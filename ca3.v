==> flow/design.v <==
module ca3(clk, out, rule, left, state, set_state, right);
  input wire       clk;
  input wire [7:0] rule;
  input wire       left;
  input wire       right;
  input wire [31:0] state;
  input wire       set_state;
  output wire [31:0] out;
  ca_cell i_first(
    .clk(clk),
    .rule(rule),
    .set_state(set_state),
    .state(state[0]),
    .out(out[0]),
    .left(left),
    .right(out[1])
  );
  genvar index;
  generate
  for (index=1; index < 31; index=index+1)
    ca_cell ith(
      .clk(clk),
      .rule(rule),
      .set_state(set_state),
      .state(state[index]),
      .out(out[index]),
      .left(out[index-1]),
      .right(out[index+1])
    );
  endgenerate
  ca_cell i_last(
    .clk(clk),
    .rule(rule),
    .set_state(set_state),
    .state(state[31]),
    .out(out[31]),
    .left(out[30]),
    .right(right)
  );
endmodule
module ca_cell(clk, out, rule, left, state, set_state, right);
  input wire       clk;
  input wire [7:0] rule;
  input wire       left;
  input wire       right;
  input wire       state;
  input wire       set_state;
  output reg       out;
  always @ ( posedge clk ) begin
    if (set_state)
      out <= state;
    else
      out <= rule[{left,out,right}];
  end
endmodule
Tool chain data of ca3
The steps from the RTL of ca3 to its reports follow in flow order.
Lines are those of the file above, counted from 1.
Operators: Yosys type, input widths -> output width; for muxes data width and select width s.
Cell names lack the library's common part.
A cell with - has no value.

inputs
  top module = ca3
  clock port = clk
  standard-cell library = sky130hd
  library corner = tt_025C_1v80

Elaborated design
Source: Yosys, flattened and elaborated, memories not mapped. Widths are those after wreduce; folded enables and synchronous resets count as part of the registers. Registers that Yosys merges into a memory's read port (data or address) are not register bits. Print and check cells do not count. Equal cells are merged and count once.

bit counts
  elaborated cells = 96
  bits of input ports = 44
  output and inout bits = 32
  flip-flop bits (word level) = 32

cells by class
  shift-type cells = 32
  multiplexer cells = 32

operator list
  kind            number
  $shiftx 8x3->1  32
  $mux 1          32

Logic depth
Yosys ltp: most cells in a row. Word level: on the elaborated netlist, between registers, memories and ports. Mapped: between sequential cells and ports; inverters and the memories' decode and read muxes count.

logic depth
  depth in word-level cells = 2
  ABC_AREA = 0
  gate-level depth with buffers = 4
  gate-level depth less buffers = 3

After synthesis
Yosys stat after the flow's synthesis: flattened, memories mapped to cells. It holds for the ABC_AREA given above (unset counts as 0); a run with the other value may have another netlist.
The area totals of this step are shown rounded.

mapped netlist
  mapped cells = 375
  mapped area = 3530 µm²
  buffers = 87
  sequential area = 641 µm²
  mapped flip-flops = 32

cell types
  type       number  total area (µm²)
  mux4_2     30      675.648
  dfxtp_1    32      640.614
  nor2b_1    68      425.408
  buf_4      36      270.259
  a2111oi_0  30      262.752
  nor4b_1    28      245.235
  o41ai_2    11      178.922
  o41ai_1    19      166.41
  buf_2      30      150.144
  nand2_1    32      120.115
  and2_1     13      81.328
  mux2i_1    8       80.077
  mux4_1     2       52.55
  clkbuf_2   10      50.048
  clkbuf_1   11      41.29
  and2b_2    3       26.275
  and3_1     2       12.512
  nand2b_1   2       12.512

Not listed: further types 5, cells in them 8.
By module: a second synthesis without flattening, with its own total; a netlist apart from the flattened one above.

unflattened totals
  cells (unflattened synthesis) = 288
  area total of the unflattened synthesis = 3080 µm²

Each row is one instance without its submodules.

modules
  module   seq. area (µm²)  area (µm²)  cells  instances
  ca_cell  20.0             96.3        9      32
  ca3      0.0              0.0         0      1

Path before layout
Path of least setup slack by OpenSTA after synthesis, without wires, with an ideal clock, recovery checks aside; 20% of the period is set as input and as output delay. Where synthesis merged equal registers, the netlist keeps one of their names.

path after synthesis
  path type = in2reg
  start = input rule[5]
  end = register i_last.out
  setup slack = 0.548 ns
  input delay = 0.380 ns
  path delay = 0.972 ns
  data required time = 1.767 ns
  period = 1.9 ns
  arrival = 1.219 ns
  stages on the path = 4
  path buffers = 1
  launch time at the first pin = 0.380 ns
  library setup time = 0.133 ns
  synthesis period reached = 1.352 ns

"path delay" = arrival - input delay + setup time.
"stages on the path": output pins that drive a net of the path, with the launching flip-flop's if there is one; two outputs of one cell count as two.
"synthesis period reached" is the clock period less the worst setup slack; recovery checks do not enter. This is arithmetic on one report: input and output delays are still those of the set period (20% each).
Between the ends stands the longest chain of elaborated cells between them, by number of cells; it is not shown to be the way that was timed. Of several equally long chains one is given.
Each line given opens the expression or statement behind the cell; cells for indexed reads and writes are added by Yosys, which also makes memories of some case tables.

on the way, after synthesis
  path through = buf_2 -> mux4_1 -> nor2b_1 -> o41ai_2
  cells in the longest elaborated chain = 2
  elaborated cells on any way between the ends = 2
  source lines of those cells = 2
  classes of those cells = 1 x shift; 1 x mux

RTL lines, path after synthesis
  item             RTL line  source
  start, declared  3         input wire [7:0] rule;
  $shiftx 8x3->1   53        out <= rule[{left,out,right}];
  $mux 1           50        if (set_state)
  end, assigned    51        out <= state;
  end, assigned    53
  end, declared    48        output reg       out;

Timing after layout
Path of least setup slack in the final report of stored run 1 (OpenROAD, finished layout, wires in). Where an end is a register, its clock arrival counts in the times.

path after layout
  path type = reg2reg
  start = register genblk1[9].ith.out
  end = register genblk1[8].ith.out
  stages on the path = 5
  data required time = 1.54 ns
  arrival = 1.53 ns
  period = 1.32 ns
  launch time at the first pin = 0.28 ns
  path buffers = 1
  setup slack = 0.01 ns
  library setup time = 0.07 ns

Between the ends stands the longest chain of elaborated cells between them, by number of cells; it is not shown to be the way that was timed. Of several equally long chains one is given.

on the way, after layout
  path through = dfxtp_4 -> buf_12 -> mux2i_1 -> mux4_2 -> o21ai_1
  cells in the longest elaborated chain = 2
  elaborated cells on any way between the ends = 2
  source lines of those cells = 2
  classes of those cells = 1 x shift; 1 x mux

RTL lines, path after layout
  item             RTL line  source
  start, declared  48        output reg       out;
  start, assigned  51        out <= state;
  start, assigned  53        out <= rule[{left,out,right}];
  $shiftx 8x3->1   53
  $mux 1           50        if (set_state)
  end, assigned    51
  end, assigned    53
  end, declared    48

Flow measurements of ca3 on sky130hd: 2 stored runs with different settings, listed in no order. Input and output delays are each 20% of the period that was set; the output load is 0.01 pF.
By "achieved clock period" is meant the clock period of the run minus its worst setup slack. This is arithmetic on one report: input and output delays are still those of the set period (20% each).
"time of the worst setup path": the worst setup path's part of the clock period (all of it between registers, 20% less for each end at a port) less its slack. A launch clock that arrives late makes it longer, a capture clock that arrives late makes it shorter.
"power consumption": no workload was simulated; the value follows from the tool's default switching activity.
Measured values are rounded.
Settings: - = not set for that run.

setting or result                     stored run 1  stored run 2
period_ns                             1.32          1.28
SETUP_SLACK_MARGIN                    0.3           -
CAP_MARGIN                            20            20
CORE_MARGIN                           2             2
CORE_UTILIZATION                      40            29
SLEW_MARGIN                           20            10
PLACE_DENSITY_LB_ADDON                -             0.13
CORE_ASPECT_RATIO                     -             1.69
CELL_PAD_IN_SITES_GLOBAL_PLACEMENT    -             0
ABC_AREA                              -             0
GPL_ROUTABILITY_DRIVEN                -             0
CTS_CLUSTER_DIAMETER                  -             338
time of the worst setup path (ns)     1.31          1.27
critical path type                    reg2reg       reg2reg
netlist area reported by Yosys (µm²)  3530          3530
worst-case hold slack (ns)            0.435         0.446
worst slack on setup checks (ns)      0.010         0.010
power consumption (µW)                6710          5960
setup TNS (ns)                        0.000         0.000
die size (µm²)                        9600          13100
final utilization                     0.716         0.451
achieved clock period (ns)            1.310         1.270
