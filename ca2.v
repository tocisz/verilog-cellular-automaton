==> flow/design.v <==
module ca2(clk, out, rule, left, state, set_state, right);
  input wire       clk;
  input wire [7:0] rule;
  input wire       left;
  input wire       right;
  input wire [7:0] state;
  input wire       set_state;
  output wire [7:0] out;
  ca_cell i01(
    .clk(clk),
    .rule(rule),
    .set_state(set_state),
    .state(state[0]),
    .out(out[0]),
    .left(left),
    .right(out[1])
  );
  ca_cell i02(
    .clk(clk),
    .rule(rule),
    .set_state(set_state),
    .state(state[1]),
    .out(out[1]),
    .left(out[0]),
    .right(out[2])
  );
  ca_cell i03(
    .clk(clk),
    .rule(rule),
    .set_state(set_state),
    .state(state[2]),
    .out(out[2]),
    .left(out[1]),
    .right(out[3])
  );
  ca_cell i04(
    .clk(clk),
    .rule(rule),
    .set_state(set_state),
    .state(state[3]),
    .out(out[3]),
    .left(out[2]),
    .right(out[4])
  );
  ca_cell i05(
    .clk(clk),
    .rule(rule),
    .set_state(set_state),
    .state(state[4]),
    .out(out[4]),
    .left(out[3]),
    .right(out[5])
  );
  ca_cell i06(
    .clk(clk),
    .rule(rule),
    .set_state(set_state),
    .state(state[5]),
    .out(out[5]),
    .left(out[4]),
    .right(out[6])
  );
  ca_cell i07(
    .clk(clk),
    .rule(rule),
    .set_state(set_state),
    .state(state[6]),
    .out(out[6]),
    .left(out[5]),
    .right(out[7])
  );
  ca_cell i08(
    .clk(clk),
    .rule(rule),
    .set_state(set_state),
    .state(state[7]),
    .out(out[7]),
    .left(out[6]),
    .right(right)
  );
endmodule
module ca_cell(clk, out, rule, left, state, set_state, right);
  input wire       clk;
  input wire [7:0] rule;
  input wire       left;
  input wire       right;
  input wire       state;
  input wire       set_state;
  output reg       out;
  always @ ( posedge clk ) begin
    if (set_state)
      out <= state;
    else
      out <= rule[{left,out,right}];
  end
endmodule
# Tool chain data of ca2
# The steps from the RTL of ca2 to its reports follow in flow order.
# Lines are those of the file above, counted from 1.
# Cell names lack the library's common part.
design:
  design: "ca2"
  clk_port: "clk"
  lib: "sky130hd"
  corner: "tt_025C_1v80"

# Word level
# Yosys after proc, flatten, opt, wreduce and memory -nomap, before mapping. Enables and synchronous resets that opt folds into registers are not counted as muxes. Memory bits, and registers merged into a memory's read port (data or address), are not among the register bits. Print and check cells are not counted. Equal cells are merged and count once.
bits:
  elab_cells: 24
  in_bits: 20
  ff_bits: 8
classes:
  shifts: 8
  muxes: 8
op_table:
  columns: ["operator", "count"]
  rows:
  - ["indexed select 8 x 3 -> 1 bit", 8]
  - ["2-to-1 mux 1 bit", 8]

# Longest topological paths
# Depth = most cells in a row (Yosys ltp): at word level without a register or memory, in the mapped netlist without a sequential cell, where the memories' decode and read muxes count.
depth:
  ltp_word: 2
  abc_area: 0
  ltp_mapped: 4
  ltp_nobuf: 3

# Synthesis result
# Source: synth_stat.txt of the flow (Yosys; design flattened, memories mapped). It holds for the ABC_AREA given above (unset counts as 0); a run with the other value may have another netlist.
# Totals and module areas in this step are rounded.
types:
  columns: ["type", "count", "area_total_um2"]
  rows:
  - ["dfxtp_1", 8, 160.154]
  - ["mux4_2", 6, 135.13]
  - ["buf_4", 13, 97.594]
  - ["nor2b_1", 14, 87.584]
  - ["mux2i_1", 8, 80.077]
  - ["o41ai_2", 4, 65.062]
  - ["a2111oi_0", 6, 52.55]
  - ["mux4_1", 2, 52.55]
  - ["nor4b_1", 6, 52.55]
  - ["nand2_1", 8, 30.029]
  - ["and2_1", 3, 18.768]
  - ["o41ai_1", 2, 17.517]
  - ["clkbuf_8", 1, 13.763]
  - ["buf_6", 1, 11.261]
  - ["clkdlybuf4s15_2", 1, 11.261]
  - ["nor2b_2", 1, 8.758]
  - ["o21ai_2", 1, 8.758]
  - ["buf_2", 1, 5.005]
  - ["o21ai_1", 1, 5.005]
synth_totals:
  mapped_area_um2: 910
  ffs: 8
  stdcells: 87
# By module: a second synthesis without flattening, with its own total; a netlist apart from the flattened one above.
hier_totals:
  hier_cells: 72
  hier_area_um2: 770
# Each row is one instance without its submodules.
modules:
  columns: ["mod", "mod_area_um2", "mod_seq_area_um2", "n_cells", "n_inst"]
  rows:
  - ["ca_cell", 96, 20, 9, 8]
  - ["ca2", 0.0, 0.0, 0, 1]

# Timing after synthesis
# OpenSTA on the mapped netlist: ideal clock, no wires. The path of least setup slack (recovery checks aside). Input and output delay are each 20% of the period. Register names are those of the netlist, which keeps one name where synthesis merged equal registers.
synth_timing:
  path_type: "register to register"
  start: "register i07.out"
  end: "register i06.out"
  path_delay_ns: 1.282
  path_stages: 5
  arrival_ns: 1.154
  period_ns: 1.37
  slack_ns: 0.088
  n_path_buf: 1
  required_time_ns: 1.242
  period_less_setup_slack_ns: 1.282
# "path_delay_ns" is the arrival time less input delay plus setup time.
# "path_stages" counts driving pins, that of a launching flip-flop among them; a cell with two outputs on the path counts twice.
# "period_less_setup_slack_ns" = period - worst setup slack (recovery checks aside). The figure is calculated, with input and output delays left at 20% of the set period.
# The rows between start and end are the longest chain of elaborated cells between them; the timing report does not say that the signal goes this way. Where chains are equally long, one stands for them.
# A line is the first line of the expression or statement that the cell stems from. Yosys adds cells for indexed reads and writes and turns some case tables into memories.
synth_via:
  path_cell_list: "dfxtp_1 > buf_4 > mux4_2 > nor2b_1 > o41ai_2"
  elab_chain_cells: 2
  cells_between: 2
  lines_between: 2
  cone_classes: "1 x shift; 1 x mux"
synth_rtl:
  columns: ["item", "line_no", "source"]
  rows:
  - ["start, declared", 89, "output reg       out;"]
  - ["start, assigned", 92, "out <= state;"]
  - ["start, assigned", 94, "out <= rule[{left,out,right}];"]
  - ["indexed select 8 x 3 -> 1 bit", 94, null]
  - ["2-to-1 mux 1 bit", 91, "if (set_state)"]
  - ["end, assigned", 92, null]
  - ["end, assigned", 94, null]
  - ["end, declared", 89, null]

# Path in the finished layout
# Path of least setup slack in the final report of run 2 (OpenROAD, finished layout, wires in). Where an end is a register, its clock arrival counts in the times.
layout_timing:
  path_type: "register to output"
  start: "register i03.out"
  end: "output out[2]"
  slack_ns: 0.03
  path_stages: 2
  period_ns: 1.82
  arrival_ns: 1.43
  n_path_buf: 1
  required_time_ns: 1.46
layout_via:
  path_cell_list: "dfxtp_1 > clkdlybuf4s50_1"
  elab_chain_cells: 0
  cells_between: 0
  lines_between: 0
layout_rtl:
  columns: ["item", "line_no", "source"]
  rows:
  - ["start, declared", 89, "output reg       out;"]
  - ["start, assigned", 92, "out <= state;"]
  - ["start, assigned", 94, "out <= rule[{left,out,right}];"]
  - ["end, declared", 8, "output wire [7:0] out;"]

ca2 through Yosys and OpenROAD on sky130hd: 2 stored runs, unordered, with their settings and measured results. The constraints put input and output delay at 20% of the set period each and load the outputs with 0.01 pF.
"achievedPeriod_ns": clock period set for the run, less the worst setup slack. It is reckoned from that one timing run; input and output delays stay at 20% of the period that was set.
By "final_power_w" is meant OpenSTA's value without simulated activity: inputs other than the clock are taken to toggle once in ten clock periods, and the tool carries that through the logic.
Results are given in rounded form.

--- run 1 ---
==> flow/run.sh <==
#!/bin/bash
# the make line also repeats the synthesis and layout settings of config.mk as NAME=value (left out here)
make -C /OpenROAD-flow-scripts/flow DESIGN_CONFIG=/design/flow/config.mk WORK_HOME=/design/flow/orfs CLKGATE_MAP_FILE= finish
==> flow/config.mk <==
export PLATFORM = sky130hd
export DESIGN_NAME = ca2
export DESIGN_NICKNAME = ca2
export VERILOG_FILES = /design/flow/design.v
export SDC_FILE = /design/flow/constraint.sdc
export NUM_CORES = 4
export LEC_CHECK = 0
export ABC_AREA = 0
export CAP_MARGIN = 20
export CELL_PAD_IN_SITES_DETAIL_PLACEMENT = 2
export CORE_MARGIN = 2
export CORE_UTILIZATION = 64
export PLACE_DENSITY_LB_ADDON = 0.26
export SETUP_SLACK_MARGIN = 0.27
export SLEW_MARGIN = 20
export TNS_END_PERCENT = 10
==> flow/constraint.sdc <==
create_clock -name core_clock -period 1.19 [get_ports {clk}]
set_input_delay 0.2380 -clock core_clock [delete_from_list [all_inputs] [get_ports {clk}]]
set_output_delay 0.2380 -clock core_clock [all_outputs]
set_load 0.01 [all_outputs]

==> results, as YAML <==
outcome: "stopped before the end: placement reported DPL-0033"

--- run 2 ---
==> flow/run.sh <==
#!/bin/bash
# the make line also repeats the synthesis and layout settings of config.mk as NAME=value (left out here)
make -C /OpenROAD-flow-scripts/flow DESIGN_CONFIG=/design/flow/config.mk WORK_HOME=/design/flow/orfs CLKGATE_MAP_FILE= finish
==> flow/config.mk <==
export PLATFORM = sky130hd
export DESIGN_NAME = ca2
export DESIGN_NICKNAME = ca2
export VERILOG_FILES = /design/flow/design.v
export SDC_FILE = /design/flow/constraint.sdc
export NUM_CORES = 4
export LEC_CHECK = 0
export CAP_MARGIN = 30
export CELL_PAD_IN_SITES_GLOBAL_PLACEMENT = 0
export CORE_MARGIN = 2
export CORE_UTILIZATION = 58
export CTS_CLUSTER_SIZE = 100
export MIN_ROUTING_LAYER = met1
export PLACE_DENSITY_LB_ADDON = 0.1
export SETUP_SLACK_MARGIN = -0.08
export SLEW_MARGIN = 20
export TNS_END_PERCENT = 75
==> flow/constraint.sdc <==
create_clock -name core_clock -period 1.82 [get_ports {clk}]
set_input_delay 0.3640 -clock core_clock [delete_from_list [all_inputs] [get_ports {clk}]]
set_output_delay 0.3640 -clock core_clock [all_outputs]
set_load 0.01 [all_outputs]

==> results, as YAML <==
results:
  design_die_area_um2: 1900
  synth_chip_area_um2: 910
  setupTns_ns: 0.000
  final_power_w: 0.00081
  hold_ws_ns: 0.67
  timing.setup.ws_ns: 0.031
  achievedPeriod_ns: 1.789
  cell_area_final_um2: 1100
